==> flow/design.v <==
package i2s_pkg;
	typedef struct packed {
    logic        master_sd0_out;
    logic        master_sd1_out;
    logic        master_sck_out;
    logic        master_sck_oe;
    logic        master_ws_out;
    logic        master_ws_oe;
    logic        slave_sck_out;
    logic        slave_sck_oe;
    logic        slave_ws_out;
    logic        slave_ws_oe;
	} i2s_to_pad_t;
	typedef struct packed {
    logic        master_sck_in;
    logic        master_ws_in;
    logic        slave_sd0_in;
    logic        slave_sd1_in;
    logic        slave_sck_in;
    logic        slave_ws_in;
	} pad_to_i2s_t;
endpackage
module i2s_tx_channel (
    input  logic                    sck_i,
    input  logic                    rstn_i,
    output logic                    i2s_ch0_o,
    output logic                    i2s_ch1_o,
    input  logic                    i2s_ws_i,
    input  logic             [31:0] fifo_data_i,
    input  logic                    fifo_data_valid_i,
    output logic                    fifo_data_ready_o,
    output logic                    fifo_err_o,
    input  logic                    cfg_en_i, 
    input  logic                    cfg_2ch_i, 
    input  logic              [4:0] cfg_wlen_i, 
    input  logic              [3:0] cfg_wnum_i, 
    input  logic                    cfg_lsb_first_i
);
    logic  [1:0] r_ws_sync;
    logic        s_ws_edge;
    logic [31:0] r_shiftreg_ch0;
    logic [31:0] r_shiftreg_ch1;
    logic [31:0] s_shiftreg_ch0;
    logic [31:0] s_shiftreg_ch1;
    logic [31:0] r_shiftreg_shadow;
    logic [31:0] s_shiftreg_shadow;
    logic        s_sample_in;
    logic        s_sample_sr0;
    logic        s_sample_sr1;
    logic        s_sample_swd;
    logic        s_update_cnt;
    logic [4:0]  r_count_bit;
    logic [3:0]  r_count_word;
    logic        s_word_done;
    logic        r_started;
    enum logic [1:0] {ST_START,ST_SAMPLE,ST_WAIT,ST_RUNNING} r_state,s_state;
    assign s_ws_edge = i2s_ws_i ^ r_ws_sync[0]; 
    assign s_word_done     = r_count_bit == cfg_wlen_i;
    assign s_word_done_pre = r_count_bit == (cfg_wlen_i - 1);
    assign fifo_data_ready_o = s_sample_in;
    assign s_i2s_ch0 = cfg_lsb_first_i ? r_shiftreg_ch0[0] : r_shiftreg_ch0[cfg_wlen_i];
    assign s_i2s_ch1 = cfg_lsb_first_i ? r_shiftreg_ch1[0] : r_shiftreg_ch1[cfg_wlen_i];
    always_comb begin : proc_SM
        s_sample_in  = 1'b0;
        s_update_cnt = 1'b0;
        s_sample_sr0 = 1'b0;
        s_sample_sr1 = 1'b0;
        s_sample_swd = 1'b0;
        s_shiftreg_ch0    = r_shiftreg_ch0;
        s_shiftreg_ch1    = r_shiftreg_ch1;
        s_shiftreg_shadow = r_shiftreg_shadow;
        s_state = r_state;
        case(r_state)
            ST_START:
            begin
                if(fifo_data_valid_i)
                begin
                    s_sample_in    = 1'b1;
                    s_sample_sr0   = 1'b1;
                    s_shiftreg_ch0 = fifo_data_i;
                    s_state = ST_SAMPLE;
                end
            end
            ST_SAMPLE:
            begin
                if(fifo_data_valid_i)
                begin
                    s_sample_in    = 1'b1;
                    s_sample_sr1   = 1'b1;
                    s_shiftreg_ch1 = fifo_data_i;
                    s_state = ST_WAIT;
                end
            end
            ST_WAIT:
            begin
                if(s_ws_edge)
                    s_state = ST_RUNNING;
            end
            ST_RUNNING:
            begin
                s_update_cnt = 1'b1;
                s_sample_sr0 = 1'b1;
                s_sample_sr1 = cfg_2ch_i;
                if(s_word_done_pre)
                begin
                    if(cfg_2ch_i)
                    begin
                        s_sample_in    = 1'b1;
                        s_shiftreg_shadow = fifo_data_i;
                        s_sample_swd      = 1'b1;
                    end
                end
                if(s_word_done)
                begin
                    s_sample_in = 1'b1;                    
                    if(cfg_2ch_i)
                        s_shiftreg_ch0 = r_shiftreg_shadow; 
                    else
                        s_shiftreg_ch0 = fifo_data_i; 
                    s_shiftreg_ch1 = fifo_data_i; 
                end
                else
                begin
                    if(cfg_lsb_first_i)
                    begin
                        s_shiftreg_ch0 = {1'b0,r_shiftreg_ch0[31:1]};
                        s_shiftreg_ch1 = {1'b0,r_shiftreg_ch1[31:1]};
                    end
                    else
                    begin
                        s_shiftreg_ch1 = {r_shiftreg_ch1[30:0],1'b0};
                        s_shiftreg_ch0 = {r_shiftreg_ch0[30:0],1'b0};
                    end
                end
            end
        endcase  
    end
    always_ff  @(posedge sck_i, negedge rstn_i)
    begin
        if (rstn_i == 1'b0)
            r_state <= ST_START;
        else
            r_state <= s_state;
    end
    always_ff  @(posedge sck_i, negedge rstn_i)
    begin
        if (rstn_i == 1'b0)
        begin
            r_shiftreg_ch0  <=  'h0;
            r_shiftreg_ch1  <=  'h0;
            r_shiftreg_shadow <= 'h0;
        end
        else
        begin
            if(s_sample_sr0)
                r_shiftreg_ch0  <= s_shiftreg_ch0;
            if(s_sample_sr1)
                r_shiftreg_ch1  <= s_shiftreg_ch1;
            if(s_sample_swd)
                r_shiftreg_shadow  <= s_shiftreg_shadow;
        end
    end
    always_ff  @(posedge sck_i, negedge rstn_i)
    begin
        if (rstn_i == 1'b0)
        begin
            r_count_bit <= 'h0;
        end
        else
        begin
            if(s_update_cnt)
            begin
                if (s_word_done)
                    r_count_bit <= 'h0;
                else 
                    r_count_bit <= r_count_bit + 1;
            end
        end
    end
    always_ff  @(posedge sck_i, negedge rstn_i)
    begin
        if (rstn_i == 1'b0)
        begin
            r_ws_sync <= 'h0;
        end
        else
        begin
            r_ws_sync <= {r_ws_sync[0],i2s_ws_i};
        end
    end
    always_ff  @(negedge sck_i, negedge rstn_i)
    begin
        if (rstn_i == 1'b0)
        begin
            i2s_ch0_o <= 'h0;
            i2s_ch1_o <= 'h0;
        end
        else
        begin
            i2s_ch0_o <= s_i2s_ch0;
            i2s_ch1_o <= s_i2s_ch1;
        end
    end
endmodule
# From RTL to reports: i2s_tx_channel
# What the tools print for i2s_tx_channel, step after step.
# Line numbers count from 1 in the design file above.
# Not given: --
# setup
top	i2s_tx_channel
clock_port	sck_i
cell_library	sky130hd
pvt_corner	tt_025C_1v80

# Elaborated design
# Source: Yosys, flattened and elaborated, memories not mapped. Widths are those after wreduce. Registers that Yosys merges into a memory's read port (data or address) are not register bits. Print and check cells do not count. Equal cells are merged and count once.
# bits
mem_bits_rw	0
romBits	0
clocked_rd_ports_x_width	0
latch_bits	0
input_bits	48
output_inout_bits	4
memories	0
regBits	106
wordCells	63
# op_classes
shifts	2
bitwise	5
mul	0
add_sub_neg	2
div	0
reduce_logical	9
n_eq	10
mux	27
compare	0
# ops
operator	count
2-to-1 mux 32 bit	9
parallel mux 32 bit (select 2 bit)	2
variable part select 32 x 5 -> 1 bit	2
equality test 5 x 32 -> 1 bit	1
!= test 2 bit with constant B	5
parallel mux 1 bit (select 3 bit)	3
AND reduction 4 bit	2
OR reduction 2 bit	3
AND reduction 3 bit	2
subtractor 5 x 1 -> 6 bit with constant B	1
parallel mux 2 bit (select 3 bit)	1
2-to-1 mux 2 bit	3
2-to-1 mux 1 bit	6
adder 5 x 1 -> 5 bit with constant B	1
equality test 5 bit	1
2-to-1 mux 5 bit	1
inverter 1 bit	4
equality test 2 bit with constant B	2
parallel mux 1 bit (select 2 bit)	2
OR reduction 3 bit	1
equality test 2 x 1 -> 1 bit with constant B	1
logical NOT 2 bit	1
bitwise XOR 1 bit	1

# Logic depth
# Longest topological path by Yosys (ltp), each cell counted once; first at word level (registers and memories cut), then after technology mapping (sequential cells cut; the memories' decode and read muxes count).
# depth
ltp_word	5
ABC_AREA	0
ltp_mapped	11
mapped_depth_nobuf	7

# Netlist
# The flow's flattened synthesis, as Yosys stat reports it; memories are mapped. The netlist is that of the ABC_AREA named above (0 if unset); the other value can give another one.
# Totals and module areas in this step are rounded.
# types
cell	count	type_area_um2
sky130_fd_sc_hd__dfrtp_1	105	2627.52
sky130_fd_sc_hd__mux2i_1	77	770.739
sky130_fd_sc_hd__mux2_2	53	596.822
sky130_fd_sc_hd__mux2_4	30	450.432
sky130_fd_sc_hd__mux4_2	10	225.216
sky130_fd_sc_hd__a21oi_1	38	190.182
sky130_fd_sc_hd__nand2_1	41	153.898
sky130_fd_sc_hd__o21ai_1	30	150.144
sky130_fd_sc_hd__o211ai_1	19	142.637
sky130_fd_sc_hd__clkbuf_1	28	105.101
sky130_fd_sc_hd__nor2_1	27	101.347
sky130_fd_sc_hd__buf_12	5	100.096
sky130_fd_sc_hd__nand3_1	20	100.096
sky130_fd_sc_hd__o21ai_0	20	100.096
sky130_fd_sc_hd__a221o_2	8	90.086
sky130_fd_sc_hd__nand4_1	14	87.584
sky130_fd_sc_hd__and2_1	13	81.328
sky130_fd_sc_hd__buf_6	5	56.304
# Other cell types: 40; their cells: 100.
# synth_totals
yosys_area_um2	6900
buf_cells	59
cells	643
sequential_area_um2	2700
ff_cells	108

Memo
Re: implementation data of i2s_tx_channel

2 stored runs of i2s_tx_channel in the flow (synthesis by Yosys, layout by OpenROAD, sky130hd cells), in arbitrary order. Constraints: input delay and output delay 20% of the set period each, output load 0.01 pF.
Results are given in rounded form.

Job 1, flow files:
==> flow/run.sh <==
#!/bin/bash
# the make line also repeats the synthesis and layout settings of config.mk as NAME=value (left out here)
make -C /OpenROAD-flow-scripts/flow DESIGN_CONFIG=/design/flow/config.mk WORK_HOME=/design/flow/orfs CLKGATE_MAP_FILE= finish
==> flow/config.mk <==
export PLATFORM = sky130hd
export DESIGN_NAME = i2s_tx_channel
export DESIGN_NICKNAME = i2s_tx_channel
export VERILOG_FILES = /design/flow/design.v
export SDC_FILE = /design/flow/constraint.sdc
export NUM_CORES = 4
export LEC_CHECK = 0
export CAP_MARGIN = 20
export CORE_MARGIN = 2
export CORE_UTILIZATION = 40
export SLEW_MARGIN = 20
==> flow/constraint.sdc <==
create_clock -name core_clock -period 4.34 [get_ports {sck_i}]
set_input_delay 0.8680 -clock core_clock [delete_from_list [all_inputs] [get_ports {sck_i}]]
set_output_delay 0.8680 -clock core_clock [all_outputs]
set_load 0.01 [all_outputs]

==> results of job 1, as CSV <==
result,value
timing.setup.tns_ns,0.000
worst_setup_slack_ns,0.083
layout_stdcell_area_um2,8000
synth_area_um2,6900
total_die_area_um2,18000
utilization_pct,46

Job 2, flow files:
==> flow/run.sh <==
#!/bin/bash
# the make line also repeats the synthesis and layout settings of config.mk as NAME=value (left out here)
make -C /OpenROAD-flow-scripts/flow DESIGN_CONFIG=/design/flow/config.mk WORK_HOME=/design/flow/orfs CLKGATE_MAP_FILE= finish
==> flow/config.mk <==
export PLATFORM = sky130hd
export DESIGN_NAME = i2s_tx_channel
export DESIGN_NICKNAME = i2s_tx_channel
export VERILOG_FILES = /design/flow/design.v
export SDC_FILE = /design/flow/constraint.sdc
export NUM_CORES = 4
export LEC_CHECK = 0
export ABC_AREA = 1
export CAP_MARGIN = 25
export CORE_MARGIN = 10
export CORE_UTILIZATION = 37
export HOLD_SLACK_MARGIN = -0.04
export MAX_ROUTING_LAYER = met4
export MIN_ROUTING_LAYER = met1
export PLACE_DENSITY_LB_ADDON = 0.22
export SLEW_MARGIN = 25
==> flow/constraint.sdc <==
create_clock -name core_clock -period 6.55 [get_ports {sck_i}]
set_input_delay 1.3100 -clock core_clock [delete_from_list [all_inputs] [get_ports {sck_i}]]
set_output_delay 1.3100 -clock core_clock [all_outputs]
set_load 0.01 [all_outputs]

==> results of job 2, as CSV <==
result,value
timing.setup.tns_ns,0.000
worst_setup_slack_ns,0.58
layout_stdcell_area_um2,8400
synth_area_um2,7600
total_die_area_um2,27000
utilization_pct,42
