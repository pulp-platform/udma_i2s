==> flow/design.v <==
package i2s_pkg;
	typedef struct packed {
    logic        master_sd0_out;
    logic        master_sd1_out;
    logic        master_sck_out;
    logic        master_sck_oe;
    logic        master_ws_out;
    logic        master_ws_oe;
    logic        slave_sck_out;
    logic        slave_sck_oe;
    logic        slave_ws_out;
    logic        slave_ws_oe;
	} i2s_to_pad_t;
	typedef struct packed {
    logic        master_sck_in;
    logic        master_ws_in;
    logic        slave_sd0_in;
    logic        slave_sd1_in;
    logic        slave_sck_in;
    logic        slave_ws_in;
	} pad_to_i2s_t;
endpackage
module i2s_rx_channel (
    input  logic                    sck_i,
    input  logic                    rstn_i,
    input  logic                    i2s_ch0_i,
    input  logic                    i2s_ch1_i,
    input  logic                    i2s_ws_i,
    output logic             [31:0] fifo_data_o,
    output logic                    fifo_data_valid_o,
    input  logic                    fifo_data_ready_i,
    output logic                    fifo_err_o,
    input  logic                    cfg_en_i, 
    input  logic                    cfg_2ch_i, 
    input  logic              [4:0] cfg_wlen_i, 
    input  logic              [3:0] cfg_wnum_i, 
    input  logic                    cfg_lsb_first_i
);
    logic        r_ws_old;
    logic        s_ws_edge;
    logic [31:0] r_shiftreg_ch0;
    logic [31:0] r_shiftreg_ch1;
    logic [31:0] s_shiftreg_ch0;
    logic [31:0] s_shiftreg_ch1;
    logic [31:0] r_shiftreg_ch0_shadow;
    logic [31:0] r_shiftreg_ch1_shadow;
    logic [4:0]  r_count_bit;
    logic        r_word_done_dly;
    logic        s_word_done;
    logic        r_started;
    logic        r_started_dly;
    logic        r_ch0_valid;
    logic        r_ch1_valid;
    assign s_ws_edge = i2s_ws_i ^ r_ws_old; 
    assign s_word_done = r_count_bit == cfg_wlen_i;
    assign fifo_data_o = r_ch0_valid ? r_shiftreg_ch0_shadow : (r_ch1_valid ? r_shiftreg_ch1_shadow : 32'h0);
    assign fifo_data_valid_o = r_ch0_valid | r_ch1_valid;
    assign fifo_err_o = (r_ch0_valid | r_ch1_valid) & ~fifo_data_ready_i & s_word_done;
    always_comb begin : proc_shiftreg
        s_shiftreg_ch0 = r_shiftreg_ch0;
        s_shiftreg_ch1 = r_shiftreg_ch1;
        if(cfg_lsb_first_i)
        begin
            s_shiftreg_ch0 = {1'b0,r_shiftreg_ch0[31:1]};
            s_shiftreg_ch0[cfg_wlen_i] = i2s_ch0_i;
            s_shiftreg_ch1 = {1'b0,r_shiftreg_ch1[31:1]};
            s_shiftreg_ch1[cfg_wlen_i] = i2s_ch1_i;
        end
        else
        begin
            s_shiftreg_ch0 = {r_shiftreg_ch0[30:0],i2s_ch0_i};
            s_shiftreg_ch1 = {r_shiftreg_ch1[30:0],i2s_ch1_i};
        end
    end
    always_ff  @(posedge sck_i, negedge rstn_i)
    begin
        if (rstn_i == 1'b0)
        begin
            r_shiftreg_ch0  <=  'h0;
            r_shiftreg_ch1  <=  'h0;
            r_shiftreg_ch0_shadow <= 'h0;
            r_shiftreg_ch1_shadow <= 'h0;  
            r_ch0_valid <= 1'b0;
            r_ch1_valid <= 1'b0;
        end
        else
        begin
            if(r_started_dly)
            begin
                r_shiftreg_ch0  <= s_shiftreg_ch0;
                if(cfg_2ch_i)
                    r_shiftreg_ch1  <= s_shiftreg_ch1;  
                if(s_word_done)
                begin
                    r_shiftreg_ch0_shadow <= r_shiftreg_ch0;
                    r_ch0_valid <= 1'b1;
                    if(cfg_2ch_i)
                    begin
                        r_shiftreg_ch1_shadow <= r_shiftreg_ch1;
                        r_ch1_valid <= 1'b1;
                    end
                end
            end
            if(r_ch0_valid) begin
                if(fifo_data_ready_i) begin
                    r_ch0_valid <= 1'b0;
                end
            end else if(r_ch1_valid) begin
                if(fifo_data_ready_i) begin
                    r_ch1_valid <= 1'b0;
                end
            end
        end
    end
    always_ff  @(posedge sck_i, negedge rstn_i)
    begin
        if (rstn_i == 1'b0)
        begin
            r_count_bit <= 'h0;
        end
        else
        begin
            if(r_started_dly)
            begin
                if (s_word_done)
                    r_count_bit <= 'h0;
                else 
                    r_count_bit <= r_count_bit + 1;
            end
        end
    end
    always_ff  @(posedge sck_i, negedge rstn_i)
    begin
        if (rstn_i == 1'b0)
        begin
            r_word_done_dly <= 'h0;
        end
        else
        begin
            if(r_started_dly)
                r_word_done_dly <= s_word_done;
        end
    end
    always_ff  @(posedge sck_i, negedge rstn_i)
    begin
        if (rstn_i == 1'b0)
        begin
            r_ws_old <= 'h0;
            r_started     <= 'h0;
            r_started_dly <= 'h0;
        end
        else
        begin
            r_ws_old <= i2s_ws_i;
            r_started_dly <= r_started;
            if(s_ws_edge)
            begin
                if(cfg_en_i)
                    r_started <= 1'b1;
                else
                    r_started <= 1'b0;
            end
        end
    end
endmodule
# == Tool chain data of i2s_rx_channel ==
# The steps from the RTL of i2s_rx_channel to its reports follow in flow order.
# Line numbers count from 1 in the design file above.
# A cell with n/a has no value.
# setup
design,i2s_rx_channel
clk_port,sck_i
lib,sky130hd
lib_corner,tt_025C_1v80

# == Word level ==
# Counts by Yosys on the flattened word-level netlist (proc, flatten, opt, wreduce; memories kept). Register bits leave out memories and registers merged into their read ports (data or address); mux counts leave out enables and synchronous resets folded into registers. Print and check cells are left out. Cells with the same type and inputs are merged into one.
# op_classes
add_sub_neg,2
eq_ne,1
n_shift,3
mux,16
logic,10
reduce_logical,3
# op_table
cell,count
two-way mux 32 bit,4
variable shift 1 x 6 -> 32 bit,2
AND 31 x 32 -> 32 bit,2
bitwise OR 32 bit,2
variable shift 1 x 6 -> 32 bit (first input constant),1
NOT 32 bit,1
two-way mux 1 bit,11
negator 5 -> 6 bit,1
adder 5 x 1 -> 5 bit (second input constant),1
== test 5 bit,1
two-way mux 5 bit,1
AND reduction 2 bit,2
AND reduction 3 bit,1
AND 1 bit,2
bitwise OR 1 bit,1
bitwise XOR 1 bit,1
NOT 1 bit,1
# bits
regBits,138

# == Longest topological paths ==
# Yosys ltp: most cells in a row. Word level: on the elaborated netlist, between registers, memories and ports. Mapped: between sequential cells and ports; inverters and the memories' decode and read muxes count.
# depth
word_depth,6
ABC_AREA,0
depth_mapped,11

# == Mapped cells and area ==
# Yosys stat after the flow's synthesis: flattened, memories mapped to cells. It holds for the ABC_AREA given above (unset counts as 0); a run with the other value may have another netlist.
# Totals and module areas in this step are rounded.
# types
cell,count,type_area_um2
sky130_fd_sc_hd__dfrtp_1,138,3.45E+03
sky130_fd_sc_hd__mux2_2,62,698.17
sky130_fd_sc_hd__mux2i_1,34,340.326
sky130_fd_sc_hd__a22o_1,31,271.51
sky130_fd_sc_hd__o21ai_0,47,235.226
sky130_fd_sc_hd__nor2_1,50,187.68
sky130_fd_sc_hd__a21oi_1,33,165.158
sky130_fd_sc_hd__clkbuf_1,43,161.405
sky130_fd_sc_hd__nand2_1,40,150.144
sky130_fd_sc_hd__a31oi_1,21,131.376
sky130_fd_sc_hd__nand3_1,22,110.106
sky130_fd_sc_hd__o211ai_1,13,97.594
sky130_fd_sc_hd__a221oi_1,10,87.584
sky130_fd_sc_hd__o22ai_1,14,87.584
sky130_fd_sc_hd__or3_1,14,87.584
sky130_fd_sc_hd__o2bb2ai_1,9,78.826
sky130_fd_sc_hd__nand2b_1,10,62.56
sky130_fd_sc_hd__xor2_1,7,61.309
# Other cell types: 38; their cells: 116.
# synth_totals
stdcells,714
area_um2,7300
sequential_area_um2,3500
ff_cells,138

# == Path before layout ==
# OpenSTA on the mapped netlist: ideal clock, no wires. The path of least setup slack (recovery checks aside). Input and output delay are each 20% of the period. Register names are those of the netlist, which keeps one name where synthesis merged equal registers.
# synth_timing
path_kind,input-to-reg
from,input port cfg_wlen_i[0]
to,register r_shiftreg_ch0[12]
clock_period_ps,4310
input_delay_ps,862
arrival_ps,2784
slack_ps,1422
path_delay_ps,2026
driving_pins,10
path_buffers,3
period_less_setup_slack_ps,2888
# "path_delay_ps" is the arrival time less input delay plus setup time.
# "driving_pins": output pins that drive a net of the path, with the launching flip-flop's if there is one; two outputs of one cell count as two.
# "period_less_setup_slack_ps" is the clock period less the worst setup slack; recovery checks do not enter. This is arithmetic on one report: input and output delays are still those of the set period (20% each).
# Between the ends stands the longest chain of elaborated cells between them, by number of cells; it is not shown to be the way that was timed. Of several equally long chains one is given.
# Each line given opens the expression or statement behind the cell; cells for indexed reads and writes are added by Yosys, which also makes memories of some case tables.
# synth_via
cell_sequence,sky130_fd_sc_hd__buf_6 -> sky130_fd_sc_hd__clkbuf_1 -> sky130_fd_sc_hd__inv_1 -> sky130_fd_sc_hd__ha_1 -> sky130_fd_sc_hd__buf_2 -> sky130_fd_sc_hd__xnor2_1 -> sky130_fd_sc_hd__nor3b_4 -> sky130_fd_sc_hd__o21ai_2 -> sky130_fd_sc_hd__mux2i_1 -> sky130_fd_sc_hd__a221oi_1
elab_chain_cells,6
cells_between,7
# synth_rtl
item,line,rtl
from (decl),35,"input  logic              [4:0] cfg_wlen_i,"
negator 5 -> 6 bit,65,s_shiftreg_ch0[cfg_wlen_i] = i2s_ch0_i;
variable shift 1 x 6 -> 32 bit,65,
NOT 32 bit,65,
AND 31 x 32 -> 32 bit,65,
bitwise OR 32 bit,65,
two-way mux 32 bit,62,if(cfg_lsb_first_i)
to (assign),79,r_shiftreg_ch0  <=  'h0;
to (assign),90,r_shiftreg_ch0  <= s_shiftreg_ch0;
to (decl),41,logic [31:0] r_shiftreg_ch0;

# == Timing after layout ==
# Path of least setup slack in the final report of record 1 (OpenROAD, finished layout, wires in). Where an end is a register, its clock arrival counts in the times.
# The report prints the path's times to 10 ps; the period is as set.
# layout_timing
path_kind,input-to-reg
from,input port cfg_wlen_i[0]
to,register r_shiftreg_ch0[0]
clock_period_ps,2960
input_delay_ps,590
arrival_ps,3200
slack_ps,30
driving_pins,12
path_buffers,5
# Between the ends stands the longest chain of elaborated cells between them, by number of cells; it is not shown to be the way that was timed. Of several equally long chains one is given.
# layout_via
cell_sequence,sky130_fd_sc_hd__clkdlybuf4s15_1 -> sky130_fd_sc_hd__buf_6 -> sky130_fd_sc_hd__buf_6 -> sky130_fd_sc_hd__inv_1 -> sky130_fd_sc_hd__ha_1 -> sky130_fd_sc_hd__buf_2 -> sky130_fd_sc_hd__xor2_4 -> sky130_fd_sc_hd__clkbuf_4 -> sky130_fd_sc_hd__nand2_1 -> sky130_fd_sc_hd__o41ai_4 -> sky130_fd_sc_hd__mux2i_1 -> sky130_fd_sc_hd__a21oi_1
elab_chain_cells,6
cells_between,7
# layout_rtl
item,line,rtl
from (decl),35,"input  logic              [4:0] cfg_wlen_i,"
negator 5 -> 6 bit,65,s_shiftreg_ch0[cfg_wlen_i] = i2s_ch0_i;
variable shift 1 x 6 -> 32 bit,65,
NOT 32 bit,65,
AND 31 x 32 -> 32 bit,65,
bitwise OR 32 bit,65,
two-way mux 32 bit,62,if(cfg_lsb_first_i)
to (assign),79,r_shiftreg_ch0  <=  'h0;
to (assign),90,r_shiftreg_ch0  <= s_shiftreg_ch0;
to (decl),41,logic [31:0] r_shiftreg_ch0;

# i2s_rx_channel through Yosys and OpenROAD on sky130hd: 2 stored runs, unordered, with their settings and measured results. The constraints put input and output delay at 20% of the set period each and load the outputs with 0.01 pF.
# "timing.achieved_period_ps" = clock period - worst setup slack. The figure is calculated, with input and output delays left at 20% of the set period.
# "worst_path_allowed_less_slack_ps" is the time allowed to the run's worst setup path (the clock period less input and output delay, where it has them) less its slack. Clock arrival times count: a late capture clock shortens it, a late launch clock lengthens it.
# "design_power_mw" is the tool's figure for a default switching activity; nothing was simulated.
# "worst_path_allowed_less_slack_ps" is known to 10 ps.
# The results are shown rounded.
# A setting shown as n/a is not set for that run.
setting or result,record 1,record 2
period_ns,2.96,3.72
CORE_UTILIZATION,37,38
SETUP_SLACK_MARGIN,0.03,n/a
PLACE_DENSITY_LB_ADDON,0.07,n/a
HOLD_SLACK_MARGIN,-0.05,0.02
CORE_MARGIN,3,2
TNS_END_PERCENT,45,n/a
GPL_TIMING_DRIVEN,0,1
CTS_CLUSTER_SIZE,42,17
CAP_MARGIN,10,20
SLEW_MARGIN,20,20
PLACE_DENSITY,n/a,0.37
CELL_PAD_IN_SITES_DETAIL_PLACEMENT,n/a,1
ABC_AREA,n/a,1
CTS_CLUSTER_DIAMETER,n/a,44
timing.achieved_period_ps,2926,3204
worst_path_allowed_less_slack_ps,2330,1720
critical_path_type,input-to-reg,input-to-output
fin_tns_ps,0,0
post_synth_area_um2,7300,7600
design_die_area_um2,22000,21000
design_power_mw,7.3,5.9
final_util_frac,0.46,0.45
worstSetupSlack_ps,34,520
